==> flow/design.v <==
`timescale 1ns/1ns
module register25b(clk, rst, ld, regin, regout);
  parameter N = 25;
  input clk;
  input rst;
  input ld;
  input [N - 1:0] regin;
  output reg [N - 1:0] regout;
	always @ (posedge clk, posedge rst) begin
		if (rst)
			regout <= 0;
		else	begin
			if (ld)
				regout <= regin;
		end
	end
endmodule
# --- Tool chain data of register25b ---
# The steps from the RTL of register25b to its reports follow in flow order.
# Lines are those of the file above, counted from 1.
# Operators: Yosys type, input widths -> output width; for muxes data width and select width s.
# Library cell names are shortened.
setup:
  design: "register25b"
  clock: "clk"
  lib: "sky130hd"
  lib_corner: "tt_025C_1v80"

# --- Word level ---
# Yosys after proc, flatten, opt, wreduce and memory -nomap, before mapping. Enables and synchronous resets that opt folds into registers are not counted as muxes. Memory bits, and registers merged into a memory's read port (data or address), are not among the register bits. Print and check cells are not counted. Equal cells are merged and count once.
word_totals:
  reg_bits: 25
  latchBits: 0
  ram_bits: 0
  rom_bits: 0
  clocked_rd_ports_x_width: 0
  n_memories: 0
  inputBits: 28
  out_inout_bits: 25
op_classes:
  add_sub_neg: 0
  n_mul: 0
  div: 0
  n_cmp: 0
  equal: 0
  n_shift: 0
  n_mux: 0
  bitwise: 0
  n_reduce_logical: 0

# --- Depth ---
# Depth = most cells in a row (Yosys ltp): at word level without a register or memory, in the mapped netlist without a sequential cell, where the memories' decode and read muxes count.
logic_depth:
  depth_word: 0
  abc_area: 1
  mapped_depth: 5
  mapped_depth_nobuf: 3

# --- Mapped cells and area ---
# Yosys stat after the flow's synthesis: flattened, memories mapped to cells. It holds for the ABC_AREA given above (unset counts as 0); a run with the other value may have another netlist.
# Totals and module areas in this step are rounded.
types:
  columns: ["cell", "n", "area_total_um2"]
  rows:
  - ["dfrtp_1", 25, 625.6]
  - ["nand2_1", 75, 281.52]
  - ["buf_6", 3, 33.782]
  - ["buf_4", 2, 15.014]
  - ["inv_6", 1, 8.758]
  - ["inv_1", 1, 3.754]
synth_totals:
  cells: 107
  yosys_area_um2: 968
  sequential_area_um2: 626
  flip_flops: 25

# --- Path before layout ---
# Source: OpenSTA report_checks on the synthesized netlist (no wires, ideal clock, input and output delay 20% of the period each), path of least setup slack; recovery checks are left aside. Register names are those of the netlist, which keeps one name where synthesis merged equal registers.
synth_timing:
  path_kind: "input to register"
  start: "input port ld"
  end: "register regout[0]"
  tclk_ps: 960
  in_delay_ps: 192
  setup_time_ps: 117
  t_first_pin_ps: 192
  arrival_time_ps: 554
  t_required_ps: 843
  path_slack_ps: 290
  delay_ps: 479
  driving_pins: 4
  path_buffers: 2
  period_less_setup_slack_ps: 670
# "delay_ps" = arrival - input delay + setup time.
# "driving_pins" counts driving pins, that of a launching flip-flop among them; a cell with two outputs on the path counts twice.
# "period_less_setup_slack_ps" = period - worst setup slack (recovery checks aside). The figure is calculated, with input and output delays left at 20% of the set period.
synth_via:
  cell_sequence: "buf_6 buf_4 nand2_1 nand2_1"
synth_lines:
  columns: ["item", "line", "rtl"]
  rows:
  - ["start, declared", 6, "input ld;"]
  - ["end, assigned", 11, "regout <= 0;"]
  - ["end, assigned", 14, "regout <= regin;"]
  - ["end, declared", 8, "output reg [N - 1:0] regout;"]
# No chain of elaborated cells between the ends is given.

# --- Worst path after layout ---
# Path of least setup slack in the final report of flow run B (OpenROAD, finished layout, wires in). Where an end is a register, its clock arrival counts in the times.
# The path's times are printed in steps of 10 ps; the period is the one set.
layout_timing:
  path_kind: "register to output"
  start: "register regout[15]"
  end: "output port regout[15]"
  tclk_ps: 706
  t_first_pin_ps: 310
  arrival_time_ps: 880
  t_required_ps: 560
  path_slack_ps: -320
  driving_pins: 2
  path_buffers: 1
layout_via:
  cell_sequence: "dfrtp_1 buf_2"
  elab_chain_cells: 0
layout_lines:
  columns: ["item", "line", "rtl"]
  rows:
  - ["start, declared", 8, "output reg [N - 1:0] regout;"]
  - ["start, assigned", 11, "regout <= 0;"]
  - ["start, assigned", 14, "regout <= regin;"]
  - ["end, declared", 8, null]

Add stored flow runs of register25b

Design register25b on sky130hd. What follows are 2 stored runs of the flow, each under its own settings; their order means nothing. The constraints put input and output delay at 20% of the set period each and load the outputs with 0.01 pF.
"clock_period_reached_ps" is the run's clock period less its worst setup slack. It is reckoned from that one timing run; input and output delays stay at 20% of the period that was set.
"worstPathTime_ps" is the time allowed to the run's worst setup path (the clock period less input and output delay, where it has them) less its slack. Clock arrival times count: a late capture clock shortens it, a late launch clock lengthens it.
"total_power_mw": no workload was simulated; the value follows from the tool's default switching activity.
"worstPathTime_ps" is given in steps of 10 ps.
Results are given in rounded form.

--- flow run A ---
==> flow/run.sh <==
#!/bin/bash
# the make line also repeats the synthesis and layout settings of config.mk as NAME=value (left out here)
make -C /OpenROAD-flow-scripts/flow DESIGN_CONFIG=/design/flow/config.mk WORK_HOME=/design/flow/orfs CLKGATE_MAP_FILE= finish
==> flow/config.mk <==
export PLATFORM = sky130hd
export DESIGN_NAME = register25b
export DESIGN_NICKNAME = register25b
export VERILOG_FILES = /design/flow/design.v
export SDC_FILE = /design/flow/constraint.sdc
export NUM_CORES = 4
export LEC_CHECK = 0
export ABC_AREA = 0
export CAP_MARGIN = 35
export CORE_MARGIN = 2
export CORE_UTILIZATION = 65
export CTS_CLUSTER_DIAMETER = 245
export CTS_CLUSTER_SIZE = 27
export GPL_ROUTABILITY_DRIVEN = 1
export HOLD_SLACK_MARGIN = 0.27
export PLACE_DENSITY = 0.78
export SETUP_SLACK_MARGIN = 0.36
export SLEW_MARGIN = 20
==> flow/constraint.sdc <==
create_clock -name core_clock -period 1.24 [get_ports {clk}]
set_input_delay 0.2480 -clock core_clock [delete_from_list [all_inputs] [get_ports {clk}]]
set_output_delay 0.2480 -clock core_clock [all_outputs]
set_load 0.01 [all_outputs]

==> results, as YAML <==
outcome: "stopped before the end: placement reported GPL-0301"

--- flow run B ---
==> flow/run.sh <==
#!/bin/bash
# the make line also repeats the synthesis and layout settings of config.mk as NAME=value (left out here)
make -C /OpenROAD-flow-scripts/flow DESIGN_CONFIG=/design/flow/config.mk WORK_HOME=/design/flow/orfs CLKGATE_MAP_FILE= finish
==> flow/config.mk <==
export PLATFORM = sky130hd
export DESIGN_NAME = register25b
export DESIGN_NICKNAME = register25b
export VERILOG_FILES = /design/flow/design.v
export SDC_FILE = /design/flow/constraint.sdc
export NUM_CORES = 4
export LEC_CHECK = 0
export ABC_AREA = 1
export CAP_MARGIN = 40
export CELL_PAD_IN_SITES_GLOBAL_PLACEMENT = 0
export CORE_MARGIN = 2
export CORE_UTILIZATION = 40
export CTS_CLUSTER_SIZE = 77
export HOLD_SLACK_MARGIN = -0.01
export MAX_ROUTING_LAYER = met5
export MIN_ROUTING_LAYER = met2
export PLACE_DENSITY_LB_ADDON = 0.02
export SLEW_MARGIN = 20
==> flow/constraint.sdc <==
create_clock -name core_clock -period 0.706 [get_ports {clk}]
set_input_delay 0.1412 -clock core_clock [delete_from_list [all_inputs] [get_ports {clk}]]
set_output_delay 0.1412 -clock core_clock [all_outputs]
set_load 0.01 [all_outputs]

==> results, as YAML <==
results:
  ys_area_um2: 968
  final_util_frac: 0.719
  finish.stdcell_area_um2: 1620
  worstPathTime_ps: 880
  worstPathKind: "register to output"
  design.die.area_um2: 2830
  total_power_mw: 3.02
  clock_period_reached_ps: 1022
  tns_ps: -7490
  fin_ws_ps: -316
